==> flow/design.v <==
module fsm #(
    parameter BLINK_INTERVAL = 2000000,      
)(
    input logic     clk, 
    output logic    red, 
    output logic    yellow,
    output logic    green, 
    output logic    cyan,
    output logic    blue,
    output logic    magenta,
);
    localparam RED = 3'b010;
    localparam YELLOW = 3'b011;
    localparam GREEN = 3'b000;
    localparam CYAN = 3'b101;
    localparam BLUE = 3'b001;
    localparam MAGENTA = 3'b100;
    logic [2:0] current_state = RED;
    logic [2:0] next_state;
    logic next_red, next_yellow, next_green, next_cyan, next_blue, next_magenta;
    logic [$clog2(BLINK_INTERVAL) - 1:0] count = 0;
    always_ff @(posedge clk) begin
        if (count == BLINK_INTERVAL - 1) begin
            count <= 0;
            current_state <= next_state;
        end
        else begin
            count <= count + 1;
        end
    end
    always_comb begin
        next_state = 3'bxxx;
        case (current_state)
            RED:
                next_state = YELLOW;
            YELLOW:
                next_state = GREEN;
            GREEN:
                next_state = CYAN;
            CYAN:
                next_state = BLUE;
            BLUE:
                next_state = MAGENTA;
            MAGENTA:
                next_state = RED;
        endcase
    end
    always_ff @(posedge clk) begin
        red <= next_red;
        yellow <= next_yellow;
        green <= next_green;
        cyan <= next_cyan;
        blue <= next_blue;
        magenta <= next_magenta;
    end
    always_comb begin
        next_red = 1'b0;
        next_green = 1'b0;
        next_blue = 1'b0;
        next_yellow = 1'b0;
        next_magenta = 1'b0;
        next_cyan = 1'b0;
        case (current_state)
            RED:
                next_red = 1'b1;
            YELLOW:
                begin
                    next_red = 1'b1;
                    next_green = 1'b1; 
                    next_yellow = 1'b1;
                end
            GREEN:
                next_green = 1'b1;
            CYAN:
                begin
                    next_blue = 1'b1;
                    next_green = 1'b1;
                    next_cyan = 1'b1;
                end
            BLUE:
                next_blue = 1'b1;
            MAGENTA:
                begin
                    next_blue = 1'b1;
                    next_red = 1'b1;
                    next_magenta = 1'b1;
                end
        endcase
    end
endmodule
module top(
    input logic clk, 
    output logic RGB_R, 
    output logic RGB_G, 
    output logic RGB_B
);
    logic red, green, blue;
    fsm u0(
        .clk    (clk), 
        .red    (red), 
        .green  (green), 
        .blue   (blue),
    );
    assign RGB_R = ~red;
    assign RGB_G = ~green;
    assign RGB_B = ~blue;
endmodule
**Reports on top**

The steps from the RTL of top to its reports follow in flow order.
Line numbers count from 1 in the design file above.
Operators: Yosys type, input widths -> output width; for muxes data width and select width s.
Not given: --

- Design top: top
- Clock port: clk
- Cell library: sky130hd
- Library corner: tt_025C_1v80

**Word level**

Counts by Yosys on the flattened word-level netlist (proc, flatten, opt, wreduce; memories kept). Register bits leave out memories and registers merged into their read ports (data or address). Print and check cells are left out. Cells with the same type and inputs are merged into one.

- Bits in registers: 27
- Bits of input ports: 1

- Add/subtract/negate cells: 1
- Equality and inequality tests: 6
- Multiplexer cells: 4
- Bitwise logic cells: 3
- Reduce/logical cells: 4

Operator list:

| cell | count |
|---|---|
| $add 21x1->21 const B | 1 |
| $eq 21x21->1 const B | 1 |
| $pmux 3 s6 | 1 |
| $reduce_or 3->1 | 3 |
| $eq 3x2->1 const B | 2 |
| $eq 3x3->1 const B | 2 |
| $not 1->1 | 3 |
| $eq 3x1->1 const B | 1 |
| $logic_not 3->1 | 1 |
| $mux 1 | 3 |

**Logic depth**

Depth = most cells in a row (Yosys ltp): at word level without a register or memory, in the mapped netlist without a sequential cell, where the memories' decode and read muxes count.

- Depth after elaboration: 3
- ABC_AREA: 0
- Mapped depth: 5
- Mapped depth without buffers: 5

**Synthesis result**

Yosys stat after the flow's synthesis: flattened, memories mapped to cells. It holds for the ABC_AREA given above (unset counts as 0); a run with the other value may have another netlist.

- Mapped cells: 127
- Cell area after synthesis: 1193.6 µm²
- Flip-flop cells: 27
- Buffers: 1

Cell types:

| cell type | count | area in all (µm²) |
|---|---|---|
| sky130_fd_sc_hd__dfxtp_1 | 24 | 480.461 |
| sky130_fd_sc_hd__edfxtp_1 | 3 | 90.086 |
| sky130_fd_sc_hd__xnor2_1 | 9 | 78.826 |
| sky130_fd_sc_hd__nand2_1 | 15 | 56.304 |
| sky130_fd_sc_hd__nand4_1 | 8 | 50.048 |
| sky130_fd_sc_hd__nor2_1 | 13 | 48.797 |
| sky130_fd_sc_hd__xor2_1 | 5 | 43.792 |
| sky130_fd_sc_hd__and2_1 | 4 | 25.024 |
| sky130_fd_sc_hd__nand3_1 | 5 | 25.024 |
| sky130_fd_sc_hd__nor4_4 | 1 | 21.27 |
| sky130_fd_sc_hd__mux2i_1 | 2 | 20.019 |
| sky130_fd_sc_hd__nand3_2 | 2 | 20.019 |
| sky130_fd_sc_hd__and3_1 | 3 | 18.768 |
| sky130_fd_sc_hd__inv_1 | 5 | 18.768 |
| sky130_fd_sc_hd__and4_1 | 2 | 17.517 |
| sky130_fd_sc_hd__a21o_1 | 2 | 15.014 |
| sky130_fd_sc_hd__o21ai_0 | 3 | 15.014 |
| sky130_fd_sc_hd__ha_1 | 1 | 12.512 |

Not listed: further types 16, cells in them 20.
The figures by module come from a second, unflattened synthesis with its own total; it is not the netlist above.

- Cell total of the unflattened synthesis: 123
- Area total of the unflattened synthesis: 1198.6 µm²

Each row is one instance without its submodules.

By module:

| module | times used | cells | area (µm²) | sequential area (µm²) |
|---|---|---|---|---|
| fsm | 1 | 120 | 1187.4 | 630.6 |
| top | 1 | 3 | 11.3 | 0.0 |

**Timing after synthesis**

OpenSTA on the mapped netlist: ideal clock, no wires. The path of least setup slack (recovery checks aside). Input and output delay are each 20% of the period. Register names are those of the netlist, which keeps one name where synthesis merged equal registers.

- Path type: reg2reg
- From: reg u0.count[0]
- To: reg u0.current_state[0]
- Period: 1.79 ns
- Library setup time: 0.339 ns
- Launch time at the first pin: 0.000 ns
- Data arrival time: 1.208 ns
- Required time: 1.451 ns
- Slack: 0.243 ns
- Delay of the path: 1.547 ns
- Stages on the path: 5
- Path buffers: 0
- Synthesis period reached: 1.547 ns

"delay of the path" = arrival - input delay + setup time.
"stages on the path" counts driving pins, that of a launching flip-flop among them; a cell with two outputs on the path counts twice.
"synthesis period reached" = period - worst setup slack (recovery checks aside). The figure is calculated, with input and output delays left at 20% of the set period.
The rows between start and end are the longest chain of elaborated cells between them; the timing report does not say that the signal goes this way. Where chains are equally long, one stands for them.
A line is the first line of the expression or statement that the cell stems from. Yosys adds cells for indexed reads and writes and turns some case tables into memories.

- Cells stage by stage: sky130_fd_sc_hd__dfxtp_1 -> sky130_fd_sc_hd__ha_1 -> sky130_fd_sc_hd__and4_2 -> sky130_fd_sc_hd__nand4_1 -> sky130_fd_sc_hd__nor2_2
- Cells in the longest elaborated chain: 1

Ends and longest elaborated chain, post-synthesis:

| element | line | text |
|---|---|---|
| start: declaration | 21 | `logic [$clog2(BLINK_INTERVAL) - 1:0] count = 0;` |
| start: assignment | 24 | `count <= 0;` |
| start: assignment | 28 | `count <= count + 1;` |
| $eq 21x21->1 | 23 | `if (count == BLINK_INTERVAL - 1) begin` |
| end: assignment | 25 | `current_state <= next_state;` |
| end: declaration | 18 | `logic [2:0] current_state = RED;` |

**Timing after layout**

From the final timing report of flow run 1: the path of least setup slack in the routed layout; clock arrival at registers is part of the times.

- Path type: reg2reg
- From: reg u0.count[1]
- To: reg u0.count[0]
- Period: 1.57 ns
- Library setup time: 0.09 ns
- Launch time at the first pin: 0.27 ns
- Data arrival time: 1.56 ns
- Required time: 1.75 ns
- Slack: 0.19 ns
- Stages on the path: 7
- Path buffers: 1

The rows between start and end are the longest chain of elaborated cells between them; the timing report does not say that the signal goes this way. Where chains are equally long, one stands for them.

- Cells stage by stage: sky130_fd_sc_hd__dfxtp_2 -> sky130_fd_sc_hd__ha_4 -> sky130_fd_sc_hd__and4_4 -> sky130_fd_sc_hd__nand4_1 -> sky130_fd_sc_hd__nor2_4 -> sky130_fd_sc_hd__buf_8 -> sky130_fd_sc_hd__nor2_1
- Cells in the longest elaborated chain: 1

Ends and longest elaborated chain, post-layout:

| element | line | text |
|---|---|---|
| start: declaration | 21 | `logic [$clog2(BLINK_INTERVAL) - 1:0] count = 0;` |
| start: assignment | 24 | `count <= 0;` |
| start: assignment | 28 | `count <= count + 1;` |
| $eq 21x21->1 | 23 | `if (count == BLINK_INTERVAL - 1) begin` |
| end: assignment | 24 |  |
| end: assignment | 28 |  |
| end: declaration | 21 |  |

Subject: top on sky130hd, stored results

Hello all,

Settings and measured results of 2 stored flow runs for module top (sky130hd), not sorted in any way. The constraints put input and output delay at 20% of the set period each and load the outputs with 0.01 pF.
"reached clock period": clock period set for the run, less the worst setup slack. It is reckoned from that one timing run; input and output delays stay at 20% of the period that was set.
"time on the worst setup path" is the time allowed to the run's worst setup path (the clock period less input and output delay, where it has them) less its slack. Clock arrival times count: a late capture clock shortens it, a late launch clock lengthens it.
By "total design power" is meant OpenSTA's value without simulated activity: inputs other than the clock are taken to toggle once in ten clock periods, and the tool carries that through the logic.

### Flow run 1

==> flow/run.sh <==
#!/bin/bash
# the make line also repeats the synthesis and layout settings of config.mk as NAME=value (left out here)
make -C /OpenROAD-flow-scripts/flow DESIGN_CONFIG=/design/flow/config.mk WORK_HOME=/design/flow/orfs CLKGATE_MAP_FILE= finish
==> flow/config.mk <==
export PLATFORM = sky130hd
export DESIGN_NAME = top
export DESIGN_NICKNAME = top
export VERILOG_FILES = /design/flow/design.v
export SDC_FILE = /design/flow/constraint.sdc
export NUM_CORES = 4
export LEC_CHECK = 0
export CAP_MARGIN = 20
export CELL_PAD_IN_SITES_GLOBAL_PLACEMENT = 1
export CORE_ASPECT_RATIO = 0.76
export CORE_MARGIN = 2
export CORE_UTILIZATION = 26
export CTS_CLUSTER_SIZE = 57
export GPL_TIMING_DRIVEN = 1
export HOLD_SLACK_MARGIN = 0.2
export PLACE_DENSITY_LB_ADDON = 0.24
export SETUP_SLACK_MARGIN = 0.31
export SLEW_MARGIN = 20
export TNS_END_PERCENT = 100
==> flow/constraint.sdc <==
create_clock -name core_clock -period 1.57 [get_ports {clk}]
set_input_delay 0.3140 -clock core_clock [delete_from_list [all_inputs] [get_ports {clk}]]
set_output_delay 0.3140 -clock core_clock [all_outputs]
set_load 0.01 [all_outputs]

Results of flow run 1:
- Mapped cell area after synthesis: 1193.6 µm²
- Full die area: 5154.1 µm²
- Standard-cell area of the final layout: 1611.5 µm²
- Utilization after routing: 0.365
- Worst setup slack after layout: 0.185 ns
- Sum of negative setup slack: 0.000 ns
- Worst hold slack after layout: 0.456 ns
- Total design power: 0.001085 W
- Reached clock period: 1.385 ns
- Time on the worst setup path: 1.38 ns
- Class of the worst setup path: reg2reg

### Flow run 2

==> flow/run.sh <==
#!/bin/bash
# the make line also repeats the synthesis and layout settings of config.mk as NAME=value (left out here)
make -C /OpenROAD-flow-scripts/flow DESIGN_CONFIG=/design/flow/config.mk WORK_HOME=/design/flow/orfs CLKGATE_MAP_FILE= finish
==> flow/config.mk <==
export PLATFORM = sky130hd
export DESIGN_NAME = top
export DESIGN_NICKNAME = top
export VERILOG_FILES = /design/flow/design.v
export SDC_FILE = /design/flow/constraint.sdc
export NUM_CORES = 4
export LEC_CHECK = 0
export CAP_MARGIN = 10
export CORE_MARGIN = 5
export CORE_UTILIZATION = 56
export CTS_CLUSTER_DIAMETER = 57
export GPL_TIMING_DRIVEN = 1
export MAX_ROUTING_LAYER = met5
export PLACE_DENSITY_LB_ADDON = 0.25
export SLEW_MARGIN = 20
==> flow/constraint.sdc <==
create_clock -name core_clock -period 1.2 [get_ports {clk}]
set_input_delay 0.2400 -clock core_clock [delete_from_list [all_inputs] [get_ports {clk}]]
set_output_delay 0.2400 -clock core_clock [all_outputs]
set_load 0.01 [all_outputs]

Results of flow run 2:
- Mapped cell area after synthesis: 1193.6 µm²
- Full die area: 3155.1 µm²
- Standard-cell area of the final layout: 1715.4 µm²
- Utilization after routing: 0.857
- Worst setup slack after layout: -0.304 ns
- Sum of negative setup slack: -4.219 ns
- Worst hold slack after layout: 0.475 ns
- Total design power: 0.00129 W
- Reached clock period: 1.504 ns
- Time on the worst setup path: 1.50 ns
- Class of the worst setup path: reg2reg

Thanks
