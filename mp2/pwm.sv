==> flow/design.v <==
module pwm #(
    parameter int WIDTH = 10   
)(
    input  logic clk,
    input  logic [WIDTH-1:0] pwm_in,
    output logic pwm_out
);
    logic [WIDTH-1:0] counter = 0;
    always_ff @(posedge clk) begin
        counter <= counter + 1;
    end
    always_comb begin
        pwm_out = (counter < pwm_in);
    end
endmodule
== Step by step through the tools: pwm ==
The steps from the RTL of pwm to its reports follow in flow order.
Line numbers count from 1 in the design file above.
Not given: -

* Design top: pwm
* Clock input: clk
* Standard-cell library: sky130hd
* Library corner: tt_025C_1v80

== Word level ==
Counts by Yosys on the flattened word-level netlist (proc, flatten, opt, wreduce; memories kept). Register bits leave out memories and registers merged into their read ports (data or address); mux counts leave out enables and synchronous resets folded into registers. Print and check cells are left out. Cells with the same type and inputs are merged into one.

* Flip-flop bits (word level): 10
* Elaborated cells: 3
* Output and inout bits: 1
* Input bits: 11

* Magnitude comparators: 1
* Add/sub/neg operators: 1

{| class="wikitable"
|+ Operators with widths
! cell !! number
|-
| 10-bit by 1-bit adder with 10-bit output (second input constant) || 1
|-
| 10-bit less-than comparator || 1
|}

== Longest topological paths ==
Longest topological path by Yosys (ltp), each cell counted once; first at word level (registers and memories cut), then after technology mapping (sequential cells cut; the memories' decode and read muxes count).

* Word-level depth: 1
* ABC_AREA: 0
* Gate-level depth with buffers: 6
* Gate-level depth less buffers: 6

== Netlist ==
Yosys stat after the flow's synthesis: flattened, memories mapped to cells. It holds for the ABC_AREA given above (unset counts as 0); a run with the other value may have another netlist.
The area totals of this step are shown rounded.

{| class="wikitable"
|+ Cells by type
! cell !! number !! total area (µm²)
|-
| sky130_fd_sc_hd__dfxtp_1 || 10 || 200.192
|-
| sky130_fd_sc_hd__ha_1 || 10 || 125.12
|-
| sky130_fd_sc_hd__inv_1 || 10 || 37.536
|-
| sky130_fd_sc_hd__xnor2_1 || 4 || 35.034
|-
| sky130_fd_sc_hd__xor2_1 || 4 || 35.034
|-
| sky130_fd_sc_hd__nand3_1 || 5 || 25.024
|-
| sky130_fd_sc_hd__a21oi_1 || 4 || 20.019
|-
| sky130_fd_sc_hd__nand2_1 || 4 || 15.014
|-
| sky130_fd_sc_hd__nand4_2 || 1 || 12.512
|-
| sky130_fd_sc_hd__nor2_1 || 3 || 11.261
|-
| sky130_fd_sc_hd__nand3_2 || 1 || 10.01
|-
| sky130_fd_sc_hd__a41oi_1 || 1 || 8.758
|-
| sky130_fd_sc_hd__o2bb2ai_1 || 1 || 8.758
|-
| sky130_fd_sc_hd__a211oi_1 || 1 || 7.507
|-
| sky130_fd_sc_hd__and3_2 || 1 || 7.507
|-
| sky130_fd_sc_hd__nand2b_1 || 1 || 6.256
|-
| sky130_fd_sc_hd__nor2_2 || 1 || 6.256
|-
| sky130_fd_sc_hd__o21ai_0 || 1 || 5.005
|}

* Flip-flops: 10
* Mapped area: 0.000577 mm²
* Standard cells after synthesis: 63
* Buffers: 0
* Sequential area: 0.0002 mm²

== Timing after synthesis ==
Path of least setup slack by OpenSTA after synthesis, without wires, with an ideal clock, recovery checks aside; 20% of the period is set as input and as output delay. Where synthesis merged equal registers, the netlist keeps one of their names.

* Path kind: register to output
* From: register counter[4]
* To: output pwm_out
* External output delay: 0.284 ns
* Stages: 6
* Time at the first pin: 0.000 ns
* Data required time: 1.136 ns
* Period: 1.42 ns
* Delay of the path: 1.189 ns
* Slack: -0.053 ns
* Path buffers: 0
* Data arrival time: 1.189 ns
* Period reached after synthesis: 1.473 ns

"delay of the path" = arrival - input delay + setup time.
A path that ends at an output port has no setup time.
"stages" counts driving pins, that of a launching flip-flop among them; a cell with two outputs on the path counts twice.
"period reached after synthesis" is the clock period less the worst setup slack; recovery checks do not enter. This is arithmetic on one report: input and output delays are still those of the set period (20% each).
The rows between start and end are the longest chain of elaborated cells between them; the timing report does not say that the signal goes this way. Where chains are equally long, one stands for them.
A line is the first line of the expression or statement that the cell stems from. Yosys adds cells for indexed reads and writes and turns some case tables into memories.

* Cell sequence: sky130_fd_sc_hd__dfxtp_1 > sky130_fd_sc_hd__ha_1 > sky130_fd_sc_hd__a21oi_1 > sky130_fd_sc_hd__nand2_1 > sky130_fd_sc_hd__o2bb2ai_1 > sky130_fd_sc_hd__a21oi_1
* Cells in the longest elaborated chain: 1
* Elaborated cells between the ends (all ways): 1
* RTL lines with such cells: 1
* Those cells by class: compare (1)

{| class="wikitable"
|+ RTL lines, path post-synthesis
! what !! line !! text
|-
| start, declared || 8 || <nowiki>logic [WIDTH-1:0] counter = 0;</nowiki>
|-
| start, assigned || 10 || <nowiki>counter <= counter + 1;</nowiki>
|-
| 10-bit less-than comparator || 13 || <nowiki>pwm_out = (counter < pwm_in);</nowiki>
|-
| end, declared || 6 || <nowiki>output logic pwm_out</nowiki>
|}

== Worst path after layout ==
From the final timing report of run 1: the path of least setup slack in the routed layout; clock arrival at registers is part of the times.

* Path kind: register to output
* From: register counter[4]
* To: output pwm_out
* Period: 1.8 ns
* Path buffers: 1
* Slack: 0.01 ns
* Stages: 7
* Data required time: 1.44 ns
* Time at the first pin: 0.26 ns
* Data arrival time: 1.43 ns
* External output delay: 0.36 ns

The rows between start and end are the longest chain of elaborated cells between them; the timing report does not say that the signal goes this way. Where chains are equally long, one stands for them.

* Cell sequence: sky130_fd_sc_hd__dfxtp_2 > sky130_fd_sc_hd__ha_4 > sky130_fd_sc_hd__a21oi_2 > sky130_fd_sc_hd__nand2_1 > sky130_fd_sc_hd__o2bb2ai_2 > sky130_fd_sc_hd__a21oi_1 > sky130_fd_sc_hd__buf_2
* Cells in the longest elaborated chain: 1
* Elaborated cells between the ends (all ways): 1
* RTL lines with such cells: 1
* Those cells by class: compare (1)

{| class="wikitable"
|+ RTL lines, path post-layout
! what !! line !! text
|-
| start, declared || 8 || <nowiki>logic [WIDTH-1:0] counter = 0;</nowiki>
|-
| start, assigned || 10 || <nowiki>counter <= counter + 1;</nowiki>
|-
| 10-bit less-than comparator || 13 || <nowiki>pwm_out = (counter < pwm_in);</nowiki>
|-
| end, declared || 6 || <nowiki>output logic pwm_out</nowiki>
|}

Measured data: module pwm, platform sky130hd, 2 stored runs of the flow under differing settings, order arbitrary. Input and output delays are each 20% of the period that was set; the output load is 0.01 pF.
By "achieved clock period" is meant the clock period of the run minus its worst setup slack. This is arithmetic on one report: input and output delays are still those of the set period (20% each).
By "worst setup path time" is meant the share of the clock period that the worst setup path is allowed (20% is reserved at inputs, 20% at outputs), minus its slack. Clock arrival times at its registers enter into it.
"power": no workload was simulated; the value follows from the tool's default switching activity.
The results are shown rounded.

Run 1
==> flow/run.sh <==
#!/bin/bash
# the make line also repeats the synthesis and layout settings of config.mk as NAME=value (left out here)
make -C /OpenROAD-flow-scripts/flow DESIGN_CONFIG=/design/flow/config.mk WORK_HOME=/design/flow/orfs CLKGATE_MAP_FILE= finish
==> flow/config.mk <==
export PLATFORM = sky130hd
export DESIGN_NAME = pwm
export DESIGN_NICKNAME = pwm
export VERILOG_FILES = /design/flow/design.v
export SDC_FILE = /design/flow/constraint.sdc
export NUM_CORES = 4
export LEC_CHECK = 0
export ABC_AREA = 0
export CAP_MARGIN = 20
export CORE_ASPECT_RATIO = 1.22
export CORE_MARGIN = 2
export CORE_UTILIZATION = 36
export CTS_CLUSTER_DIAMETER = 75
export MAX_ROUTING_LAYER = met5
export PLACE_DENSITY_LB_ADDON = 0.09
export SETUP_SLACK_MARGIN = 0.05
export SLEW_MARGIN = 20
==> flow/constraint.sdc <==
create_clock -name core_clock -period 1.8 [get_ports {clk}]
set_input_delay 0.3600 -clock core_clock [delete_from_list [all_inputs] [get_ports {clk}]]
set_output_delay 0.3600 -clock core_clock [all_outputs]
set_load 0.01 [all_outputs]

==> results of run 1 <==
chip area after synthesis (Yosys): 0.000577 mm²
die area: 0.00194 mm²
standard-cell area of the final layout: 0.000937 mm²
utilization: 64.0 %
worst setup slack after layout: 0.014 ns
total negative slack: 0.000 ns
worst hold slack: 0.517 ns
power: 468 µW
achieved clock period: 1.786 ns
worst setup path time: 1.43 ns
worst setup path kind: register to output

Run 2
==> flow/run.sh <==
#!/bin/bash
# the make line also repeats the synthesis and layout settings of config.mk as NAME=value (left out here)
make -C /OpenROAD-flow-scripts/flow DESIGN_CONFIG=/design/flow/config.mk WORK_HOME=/design/flow/orfs CLKGATE_MAP_FILE= finish
==> flow/config.mk <==
export PLATFORM = sky130hd
export DESIGN_NAME = pwm
export DESIGN_NICKNAME = pwm
export VERILOG_FILES = /design/flow/design.v
export SDC_FILE = /design/flow/constraint.sdc
export NUM_CORES = 4
export LEC_CHECK = 0
export CAP_MARGIN = 20
export CELL_PAD_IN_SITES_DETAIL_PLACEMENT = 1
export CORE_MARGIN = 6
export CORE_UTILIZATION = 36
export CTS_CLUSTER_SIZE = 96
export SETUP_SLACK_MARGIN = 0.33
export SLEW_MARGIN = 20
export TNS_END_PERCENT = 5
==> flow/constraint.sdc <==
create_clock -name core_clock -period 1.58 [get_ports {clk}]
set_input_delay 0.3160 -clock core_clock [delete_from_list [all_inputs] [get_ports {clk}]]
set_output_delay 0.3160 -clock core_clock [all_outputs]
set_load 0.01 [all_outputs]

==> results of run 2 <==
chip area after synthesis (Yosys): 0.000577 mm²
die area: 0.00271 mm²
standard-cell area of the final layout: 0.000931 mm²
utilization: 66.5 %
worst setup slack after layout: -0.173 ns
total negative slack: -0.173 ns
worst hold slack: 0.520 ns
power: 558 µW
achieved clock period: 1.753 ns
worst setup path time: 1.44 ns
worst setup path kind: register to output
