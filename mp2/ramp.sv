==> flow/design.v <==
module ramp #(
    parameter int WIDTH = 10,
    parameter int INIT_POS = 0
)(
    input  logic clk,
    input  logic [21:0] step_delay,
    output logic [WIDTH-1:0] ramp_out
);
    logic [8:0] pos = INIT_POS;
    logic [21:0] counter = 0;
    always_ff @(posedge clk) begin
        counter <= counter + 1;
        if (counter >= step_delay) begin
            counter <= 0;
            pos <= (pos == 359) ? 0 : pos + 1;
        end
    end
    always_comb begin
        if (pos < 60) begin
            ramp_out = pos * (1023/59);   
        end
        else if (pos < 180) begin
            ramp_out = 1023;              
        end
        else if (pos < 240) begin
            ramp_out = (239 - pos) * (1023/59);  
        end
        else begin
            ramp_out = 0;                 
        end
    end
endmodule
[From RTL to reports: ramp]
What the tools print for ramp, step after step.
Lines are those of the file above, counted from 1.
Operators carry their Yosys type and port widths (W data, S select, Z words).
Cell names lack the library's common part.
Not given: n/a
Design
  design top: ramp
  clock: clk
  standard-cell library: sky130hd
  timing corner: tt_025C_1v80

[After elaboration]
Source: Yosys, flattened and elaborated, memories not mapped. Widths are those after wreduce; folded enables and synchronous resets count as part of the registers. Registers that Yosys merges into a memory's read port (data or address) are not register bits. Print and check cells do not count. Equal cells are merged and count once.
Storage and ports
  register bits: 31
  input port bits: 23
Cells by class
  add/subtract/negate cells: 3
  multipliers: 2
  magnitude comparators: 4
  equal/unequal tests: 1
  mux-type cells: 3
Operators with widths (number)
  $mul A10 B6 Y10 const B: 1
  $mul A9 B5 Y10 const B: 1
  $mux W10: 3
  $add A22 B1 Y22 const B: 1
  $ge A22 B22 Y1: 1
  $lt A9 B8 Y1 const B: 2
  $sub A8 B9 Y10 const A: 1
  $add A9 B1 Y9 const B: 1
  $lt A9 B6 Y1 const B: 1
  $eq A9 B9 Y1 const B: 1

[Logic depth]
Yosys ltp: most cells in a row. Word level: on the elaborated netlist, between registers, memories and ports. Mapped: between sequential cells and ports; inverters and the memories' decode and read muxes count.
Logic depth
  depth after elaboration: 5
  ABC_AREA: 0
  gate-level depth with buffers: 11
  mapped depth without buffers: 11

[Mapped cells and area]
Source: synth_stat.txt of the flow (Yosys; design flattened, memories mapped). It holds for the ABC_AREA given above (unset counts as 0); a run with the other value may have another netlist.
The area totals of this step are shown rounded.
Synthesis totals
  standard cells after synthesis: 305
  mapped area: 2731 um^2
  sequential part of the area: 710.7 um^2
  flip-flops: 31
Cell types
  ha_1: number 48, area in all 600.576 um^2
  dfxtp_1: number 22, area in all 440.422 um^2
  edfxtp_1: number 9, area in all 270.259 um^2
  nor3_2: number 22, area in all 220.211 um^2
  xnor2_1: number 18, area in all 157.651 um^2
  a21oi_1: number 31, area in all 155.149 um^2
  xor2_1: number 17, area in all 148.893 um^2
  inv_1: number 28, area in all 105.101 um^2
  nand2_1: number 16, area in all 60.058 um^2
  nor2_1: number 15, area in all 56.304 um^2
  nand3_1: number 11, area in all 55.053 um^2
  nand4_1: number 8, area in all 50.048 um^2
  o21ai_0: number 9, area in all 45.043 um^2
  fa_1: number 2, area in all 40.038 um^2
  nor3_1: number 8, area in all 40.038 um^2
  a21o_1: number 5, area in all 37.536 um^2
  and4_1: number 3, area in all 26.275 um^2
  buf_6: number 2, area in all 22.522 um^2
Other cell types: 20; their cells: 31.

[Path before layout]
OpenSTA on the mapped netlist: ideal clock, no wires. The path of least setup slack (recovery checks aside). Input and output delay are each 20% of the period. Register names are those of the netlist, which keeps one name where synthesis merged equal registers.
Timing path post-synthesis
  kind: register to output
  from: register pos[6]
  to: output port ramp_out[9]
  clock period: 3.44 ns
  external output delay: 0.688 ns
  time at the first pin: 0.000 ns
  arrival: 2.617 ns
  slack: 0.135 ns
  delay of the path: 2.617 ns
  stages: 12
  buffers on the path: 1
  period reached after synthesis: 3.305 ns
"delay of the path" = arrival - input delay + setup time.
A path that ends at an output port has no setup time.
"stages" counts driving pins, that of a launching flip-flop among them; a cell with two outputs on the path counts twice.
"period reached after synthesis" = period - worst setup slack (recovery checks aside). The figure is calculated, with input and output delays left at 20% of the set period.
The rows between start and end are the longest chain of elaborated cells between them; the timing report does not say that the signal goes this way. Where chains are equally long, one stands for them.
A line is the first line of the expression or statement that the cell stems from. Yosys adds cells for indexed reads and writes and turns some case tables into memories.
On the way, post-synthesis
  cells stage by stage: edfxtp_1 > clkbuf_1 > nand2_1 > xor2_1 > ha_1 > ha_1 > ha_1 > a21o_1 > a21oi_1 > xnor2_1 > a21oi_1 > a21oi_1
  length of the longest elaborated chain: 5
RTL lines, path post-synthesis
  from (decl): RTL line 9  | logic [8:0] pos = INIT_POS;
  from (assign): RTL line 15  | pos <= (pos == 359) ? 0 : pos + 1;
  $sub A8 B9 Y10: RTL line 26  | ramp_out = (239 - pos) * (1023/59);
  $mul A10 B6 Y10: RTL line 26
  $mux W10: RTL line 25  | else if (pos < 240) begin
  $mux W10: RTL line 22  | else if (pos < 180) begin
  $mux W10: RTL line 19  | if (pos < 60) begin
  to (decl): RTL line 7  | output logic [WIDTH-1:0] ramp_out

[Worst path after layout]
From the final timing report of flow run 1: the path of least setup slack in the routed layout; clock arrival at registers is part of the times.
Timing path after layout
  kind: register to output
  from: register pos[4]
  to: output port ramp_out[7]
  clock period: 3.89 ns
  external output delay: 0.78 ns
  time at the first pin: 0.28 ns
  arrival: 2.84 ns
  slack: 0.27 ns
  stages: 11
  buffers on the path: 2
The rows between start and end are the longest chain of elaborated cells between them; the timing report does not say that the signal goes this way. Where chains are equally long, one stands for them.
On the way, after layout
  cells stage by stage: edfxtp_1 > buf_4 > inv_2 > ha_4 > ha_1 > ha_1 > ha_1 > fa_1 > a21oi_1 > a21oi_1 > dlygate4sd2_1
  length of the longest elaborated chain: 5
RTL lines, path after layout
  from (decl): RTL line 9  | logic [8:0] pos = INIT_POS;
  from (assign): RTL line 15  | pos <= (pos == 359) ? 0 : pos + 1;
  $sub A8 B9 Y10: RTL line 26  | ramp_out = (239 - pos) * (1023/59);
  $mul A10 B6 Y10: RTL line 26
  $mux W10: RTL line 25  | else if (pos < 240) begin
  $mux W10: RTL line 22  | else if (pos < 180) begin
  $mux W10: RTL line 19  | if (pos < 60) begin
  to (decl): RTL line 7  | output logic [WIDTH-1:0] ramp_out

## Implementation results

2 stored runs of ramp in the flow (synthesis by Yosys, layout by OpenROAD, sky130hd cells), in arbitrary order. Constraints: input delay and output delay 20% of the set period each, output load 0.01 pF.
"achieved clock period" is the run's clock period less its worst setup slack. It is reckoned from that one timing run; input and output delays stay at 20% of the period that was set.
"worst setup path time" = time allowed to the worst setup path (clock period - input delay - output delay, where it has them) - its slack; a late launch clock adds to it, a late capture clock takes from it.
"power" is the tool's figure for a default switching activity; nothing was simulated.
Results are given in rounded form.

Flow run 1
==> flow/run.sh <==
#!/bin/bash
# the make line also repeats the synthesis and layout settings of config.mk as NAME=value (left out here)
make -C /OpenROAD-flow-scripts/flow DESIGN_CONFIG=/design/flow/config.mk WORK_HOME=/design/flow/orfs CLKGATE_MAP_FILE= finish
==> flow/config.mk <==
export PLATFORM = sky130hd
export DESIGN_NAME = ramp
export DESIGN_NICKNAME = ramp
export VERILOG_FILES = /design/flow/design.v
export SDC_FILE = /design/flow/constraint.sdc
export NUM_CORES = 4
export LEC_CHECK = 0
export CAP_MARGIN = 20
export CORE_MARGIN = 2
export CORE_UTILIZATION = 40
export SETUP_SLACK_MARGIN = 0.14
export SLEW_MARGIN = 20
==> flow/constraint.sdc <==
create_clock -name core_clock -period 3.89 [get_ports {clk}]
set_input_delay 0.7780 -clock core_clock [delete_from_list [all_inputs] [get_ports {clk}]]
set_output_delay 0.7780 -clock core_clock [all_outputs]
set_load 0.01 [all_outputs]

==> results of flow run 1 <==
chip area after synthesis (Yosys): 2731 um^2
die area: 7506 um^2
standard-cell area of the final layout: 3306 um^2
utilization: 49.5 %
worst setup slack after layout: 0.272 ns
total negative slack: 0.000 ns
worst hold slack: 0.495 ns
power: 1.345 mW
achieved clock period: 3.618 ns
worst setup path time: 2.84 ns
worst setup path kind: register to output

Flow run 2
==> flow/run.sh <==
#!/bin/bash
# the make line also repeats the synthesis and layout settings of config.mk as NAME=value (left out here)
make -C /OpenROAD-flow-scripts/flow DESIGN_CONFIG=/design/flow/config.mk WORK_HOME=/design/flow/orfs CLKGATE_MAP_FILE= finish
==> flow/config.mk <==
export PLATFORM = sky130hd
export DESIGN_NAME = ramp
export DESIGN_NICKNAME = ramp
export VERILOG_FILES = /design/flow/design.v
export SDC_FILE = /design/flow/constraint.sdc
export NUM_CORES = 4
export LEC_CHECK = 0
export ABC_AREA = 1
export CAP_MARGIN = 30
export CELL_PAD_IN_SITES_DETAIL_PLACEMENT = 2
export CELL_PAD_IN_SITES_GLOBAL_PLACEMENT = 2
export CORE_MARGIN = 2
export CORE_UTILIZATION = 45
export CTS_CLUSTER_DIAMETER = 130
export PLACE_DENSITY = 0.66
export SETUP_SLACK_MARGIN = 0.7
export SLEW_MARGIN = 20
export TNS_END_PERCENT = 100
==> flow/constraint.sdc <==
create_clock -name core_clock -period 2.37 [get_ports {clk}]
set_input_delay 0.4740 -clock core_clock [delete_from_list [all_inputs] [get_ports {clk}]]
set_output_delay 0.4740 -clock core_clock [all_outputs]
set_load 0.01 [all_outputs]

==> results of flow run 2 <==
did not finish, placement stopped with GPL-0301
